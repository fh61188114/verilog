==> flow/design.v <==
module tlc(pclk,prst,paddr,pvalid,prdata,pwdata,pready,state,prd_wr);
input pclk,prst,prd_wr;
input [7:0] paddr;
input [31:0] pwdata;
input pvalid;
output reg [31:0] prdata;
output reg pready;
output reg [2:0] state;
reg [2:0] next_state;
reg [31:0] red_time_reg;      
reg [31:0] yellow_time_reg;  
reg [31:0] green_time_reg;
reg [31:0] mode_reg;          
reg [31:0] status_reg;
parameter OFF = 3'b000;
parameter BLANK = 3'b001;
parameter RED = 3'b010;
parameter YELLOW = 3'b011;
parameter GREEN = 3'b100;
parameter SWITCHOFF = 3'b000;
parameter BLINK = 3'b001;
parameter MANUAL = 3'b010;
parameter HIGH = 3'b011;
parameter LOW = 3'b100;
always @ (next_state) 
	state = next_state;
always @ (posedge pclk) begin
	if (prst == 0) begin
		yellow_time_reg = 0;
		red_time_reg = 0;
		green_time_reg = 0;
		mode_reg = 0;
		status_reg = RED;
		prdata = 0;
		pready = 0;
		next_state = RED;
	end
	else begin
		if (pvalid == 1) begin
			pready = 1;
			if (prd_wr == 1) begin
				if(paddr == 8'h00) red_time_reg = pwdata;
				if(paddr == 8'h04) yellow_time_reg = pwdata;
				if(paddr == 8'h08) green_time_reg = pwdata;
				if(paddr == 8'h0C) mode_reg = pwdata;
				if(paddr == 8'h10) status_reg = pwdata;
			end
			else begin
				if(paddr == 8'h00) prdata = red_time_reg;
				if(paddr == 8'h04) prdata = yellow_time_reg;
				if(paddr == 8'h08) prdata = green_time_reg;
				if(paddr == 8'h0C) prdata = mode_reg;
				if(paddr == 8'h10) prdata = status_reg;
			end
		end
		else begin
			pready = 0;
		end
	end
end
always @ (posedge pclk) begin
	status_reg = {29'b0,state};
	case(state)
		RED : begin
			if (mode_reg == HIGH) begin
				#(red_time_reg[31:16]);
				next_state = YELLOW;
			end
			if (mode_reg == LOW) begin
				#(red_time_reg[15:0]);
				next_state = YELLOW;
			end
			if (mode_reg == BLINK) next_state = BLANK;
			if (mode_reg == MANUAL) next_state = RED;
			if (mode_reg == SWITCHOFF) next_state = OFF;
			state = next_state ;
		end
		YELLOW : begin
			if (mode_reg == HIGH) begin
				#(yellow_time_reg[31:16]);
				next_state = GREEN;
			end
			if (mode_reg == LOW) begin
				#(yellow_time_reg[15:0]);
				next_state = GREEN;
			end
			if (mode_reg == BLINK) next_state = BLANK;
			if (mode_reg == MANUAL) next_state = RED;
			if (mode_reg == SWITCHOFF) next_state = OFF;
			state = next_state ;
		end	
		GREEN : begin
			if (mode_reg == HIGH) begin
				#(green_time_reg[31:16]);
				next_state = RED;
			end
			if (mode_reg == LOW) begin
				#(green_time_reg[15:0]);
				next_state = RED;
			end
			if (mode_reg == BLINK) next_state = BLANK;
			if (mode_reg == MANUAL) next_state = RED;
			if (mode_reg == SWITCHOFF) next_state = OFF;
			state = next_state ;
		end
		BLINK : begin	
			if (mode_reg == HIGH) begin
				next_state = RED;
			end
			if (mode_reg == LOW) begin
				next_state = RED;
			end
			if (mode_reg == BLINK) next_state = YELLOW;
			if (mode_reg == MANUAL) next_state = RED;
			if (mode_reg == SWITCHOFF) next_state = OFF;
			state = next_state ;
		end	
		SWITCHOFF : begin
			if (mode_reg == HIGH) begin
				next_state = RED;
			end
			if (mode_reg == LOW) begin
				next_state = RED;
			end
			if (mode_reg == BLINK) next_state = BLANK;
			if (mode_reg == MANUAL) next_state = RED;
			if (mode_reg == SWITCHOFF) next_state = OFF;
			state = next_state ;
		end
	endcase
end
endmodule
# Tool chain data of tlc
# The steps from the RTL of tlc to its reports follow in flow order.
# Lines are those of the file above, counted from 1.
design:
  top_module: "tlc"
  clk_port: "pclk"
  lib: "sky130hd"
  corner: "tt_025C_1v80"

# Elaborated design
# Yosys after proc, flatten, opt, wreduce and memory -nomap, before mapping. Memory bits, and registers merged into a memory's read port (data or address), are not among the register bits. Print and check cells are not counted. Equal cells are merged and count once.
op_classes:
  equal: 4
  mux: 6
  reduce_logical: 7
  bitwise: 1
ops:
  columns: ["op", "n"]
  rows:
  - ["two-way mux 32 bit", 5]
  - ["equality test 8 x 4 -> 1 bit with constant B", 2]
  - ["AND reduction 3 bit", 5]
  - ["equality test 8 x 3 -> 1 bit with constant B", 1]
  - ["equality test 8 x 5 -> 1 bit with constant B", 1]
  - ["zero test 8 bit", 1]
  - ["nonzero test 5 bit", 1]
  - ["inverter 1 bit", 1]
  - ["two-way mux 1 bit", 1]
word_totals:
  ff_bits: 161
  wordCells: 24
  input_bits: 44

# Logic depth
# Yosys ltp: most cells in a row. Word level: on the elaborated netlist, between registers, memories and ports. Mapped: between sequential cells and ports; inverters and the memories' decode and read muxes count.
depth:
  word_depth: 6
  abc_area: 0
  mapped_depth: 7
  depth_no_buf: 4

# Synthesis result
# Yosys stat after the flow's synthesis: flattened, memories mapped to cells. It holds for the ABC_AREA given above (unset counts as 0); a run with the other value may have another netlist.
# The area totals of this step are shown rounded.
mapped:
  stdcells: 742
  seq_area_um2: 3220
  flip_flops: 161
  synth_area_um2: 6320
types:
  columns: ["cell", "n", "type_area_um2"]
  rows:
  - ["sky130_fd_sc_hd__dfxtp_1", 161, 3.22E+03]
  - ["sky130_fd_sc_hd__nand2_1", 129, 484.214]
  - ["sky130_fd_sc_hd__nand3_1", 89, 445.427]
  - ["sky130_fd_sc_hd__o22ai_1", 62, 387.872]
  - ["sky130_fd_sc_hd__o21ai_0", 60, 300.288]
  - ["sky130_fd_sc_hd__o21ai_2", 32, 280.269]
  - ["sky130_fd_sc_hd__a21o_1", 31, 232.723]
  - ["sky130_fd_sc_hd__o21ai_1", 37, 185.178]
  - ["sky130_fd_sc_hd__a21oi_1", 33, 165.158]
  - ["sky130_fd_sc_hd__clkbuf_1", 36, 135.13]
  - ["sky130_fd_sc_hd__buf_2", 21, 105.101]
  - ["sky130_fd_sc_hd__nand3_2", 8, 80.077]
  - ["sky130_fd_sc_hd__buf_6", 7, 78.826]
  - ["sky130_fd_sc_hd__or3_1", 4, 25.024]
  - ["sky130_fd_sc_hd__buf_1", 6, 22.522]
  - ["sky130_fd_sc_hd__buf_4", 3, 22.522]
  - ["sky130_fd_sc_hd__nand2b_1", 3, 18.768]
  - ["sky130_fd_sc_hd__or4_1", 2, 15.014]
# Other cell types: 14; their cells: 18.

# Worst setup path after synthesis
# Source: OpenSTA report_checks on the synthesized netlist (no wires, ideal clock, input and output delay 20% of the period each), path of least setup slack; recovery checks are left aside. Register names are those of the netlist, which keeps one name where synthesis merged equal registers.
synth_timing:
  kind: "input to register"
  from: "in paddr[4]"
  to: "reg red_time_reg[24]"
  arrival_time_ps: 2063
  t_required_ps: 2425
  clock_period_ps: 2540
  path_delay_ps: 1670
  slack_ps: 362
  driving_pins: 7
  input_delay_ps: 508
  launch_ps: 508
  synth_period_reached_ps: 2178
# "path_delay_ps" is the arrival time less input delay plus setup time.
# "driving_pins" counts driving pins, that of a launching flip-flop among them; a cell with two outputs on the path counts twice.
# "synth_period_reached_ps" = period - worst setup slack (recovery checks aside). The figure is calculated, with input and output delays left at 20% of the set period.
# The rows between start and end are the longest chain of elaborated cells between them; the timing report does not say that the signal goes this way. Where chains are equally long, one stands for them.
# Each line given opens the expression or statement behind the cell; cells for indexed reads and writes are added by Yosys, which also makes memories of some case tables.
synth_via:
  cell_sequence: "sky130_fd_sc_hd__or4_1 -> sky130_fd_sc_hd__buf_2 -> sky130_fd_sc_hd__or4_1 -> sky130_fd_sc_hd__buf_6 -> sky130_fd_sc_hd__buf_6 -> sky130_fd_sc_hd__nand3_2 -> sky130_fd_sc_hd__o21ai_2"
  elab_chain_len: 2
  cone_cells: 2
synth_lines:
  columns: ["item", "line", "rtl"]
  rows:
  - ["start: declaration", 3, "input [7:0] paddr;"]
  - ["zero test 8 bit", 42, "if(paddr == 8'h00) red_time_reg = pwdata;"]
  - ["AND reduction 3 bit", null, null]
  - ["end: assignment", 30, "red_time_reg = 0;"]
  - ["end: assignment", 42, null]
  - ["end: declaration", 10, "reg [31:0] red_time_reg;"]

# Worst path after layout
# From the final timing report of run 1: the path of least setup slack in the routed layout; clock arrival at registers is part of the times.
# The path's times are printed in steps of 10 ps; the period is the one set.
layout_timing:
  kind: "input to register"
  from: "in paddr[4]"
  to: "reg red_time_reg[19]"
  arrival_time_ps: 3090
  slack_ps: 930
  input_delay_ps: 740
  launch_ps: 740
  driving_pins: 6
  clock_period_ps: 3720
  t_required_ps: 4010
# The rows between start and end are the longest chain of elaborated cells between them; the timing report does not say that the signal goes this way. Where chains are equally long, one stands for them.
layout_via:
  cell_sequence: "sky130_fd_sc_hd__clkdlybuf4s50_1 -> sky130_fd_sc_hd__or4_1 -> sky130_fd_sc_hd__or4_2 -> sky130_fd_sc_hd__buf_12 -> sky130_fd_sc_hd__nand3_1 -> sky130_fd_sc_hd__o21ai_2"
  elab_chain_len: 2
  cone_cells: 2
layout_lines:
  columns: ["item", "line", "rtl"]
  rows:
  - ["start: declaration", 3, "input [7:0] paddr;"]
  - ["zero test 8 bit", 42, "if(paddr == 8'h00) red_time_reg = pwdata;"]
  - ["AND reduction 3 bit", null, null]
  - ["end: assignment", 30, "red_time_reg = 0;"]
  - ["end: assignment", 42, null]
  - ["end: declaration", 10, "reg [31:0] red_time_reg;"]

# Module tlc, platform sky130hd: 2 stored runs of the flow (Yosys, OpenROAD) with differing settings, in no particular order. Input and output delays are each 20% of the period that was set; the output load is 0.01 pF.
# "achievedPeriod_ps": clock period set for the run, less the worst setup slack. It is reckoned from that one timing run; input and output delays stay at 20% of the period that was set.
# "worst_path_allowed_less_slack_ps" means the part of the period allowed to the worst setup path (the constraints hold back 20% at inputs and 20% at outputs) less its slack; where the path has registers, the arrival times of their clocks count too.
# By "final_power_mw" is meant OpenSTA's value without simulated activity: inputs other than the clock are taken to toggle once in ten clock periods, and the tool carries that through the logic.
# "worst_path_allowed_less_slack_ps" is given in steps of 10 ps.
# Measured values are rounded.
runs:
  - name: "run 1"
    settings:
      period_ns: 3.72
      CORE_UTILIZATION: 55
      SETUP_SLACK_MARGIN: -0.36
      PLACE_DENSITY_LB_ADDON: 0.29
      TNS_END_PERCENT: 40
      MAX_ROUTING_LAYER: "met5"
      CAP_MARGIN: 20
      CORE_MARGIN: 2
      SLEW_MARGIN: 20
    results:
      synthesis_area_um2: 6320
      design_die_area_um2: 12400
      post_route_stdcell_area_um2: 7750
      finalUtil_pct: 68.4
      setup_worst_slack_ps: 928
      setupTns_ps: 0
      timing.hold.ws_ps: 450
      final_power_mw: 3.84
      achievedPeriod_ps: 2792
      worst_path_allowed_less_slack_ps: 2050
      worst_path_kind: "input to register"
  - name: "run 2"
    settings:
      period_ns: 1.54
      CORE_UTILIZATION: 62
      SETUP_SLACK_MARGIN: -0.15
      PLACE_DENSITY_LB_ADDON: 0.13
      CELL_PAD_IN_SITES_DETAIL_PLACEMENT: 0
      ABC_AREA: 0
      CTS_CLUSTER_SIZE: 78
      CTS_CLUSTER_DIAMETER: 65
      CAP_MARGIN: 30
      CORE_MARGIN: 2
      SLEW_MARGIN: 20
    results:
      synthesis_area_um2: 6320
      design_die_area_um2: 11000
      post_route_stdcell_area_um2: 8690
      finalUtil_pct: 88.5
      setup_worst_slack_ps: -207
      setupTns_ps: -19600
      timing.hold.ws_ps: 155
      final_power_mw: 8.96
      achievedPeriod_ps: 1747
      worst_path_allowed_less_slack_ps: 1440
      worst_path_kind: "input to register"
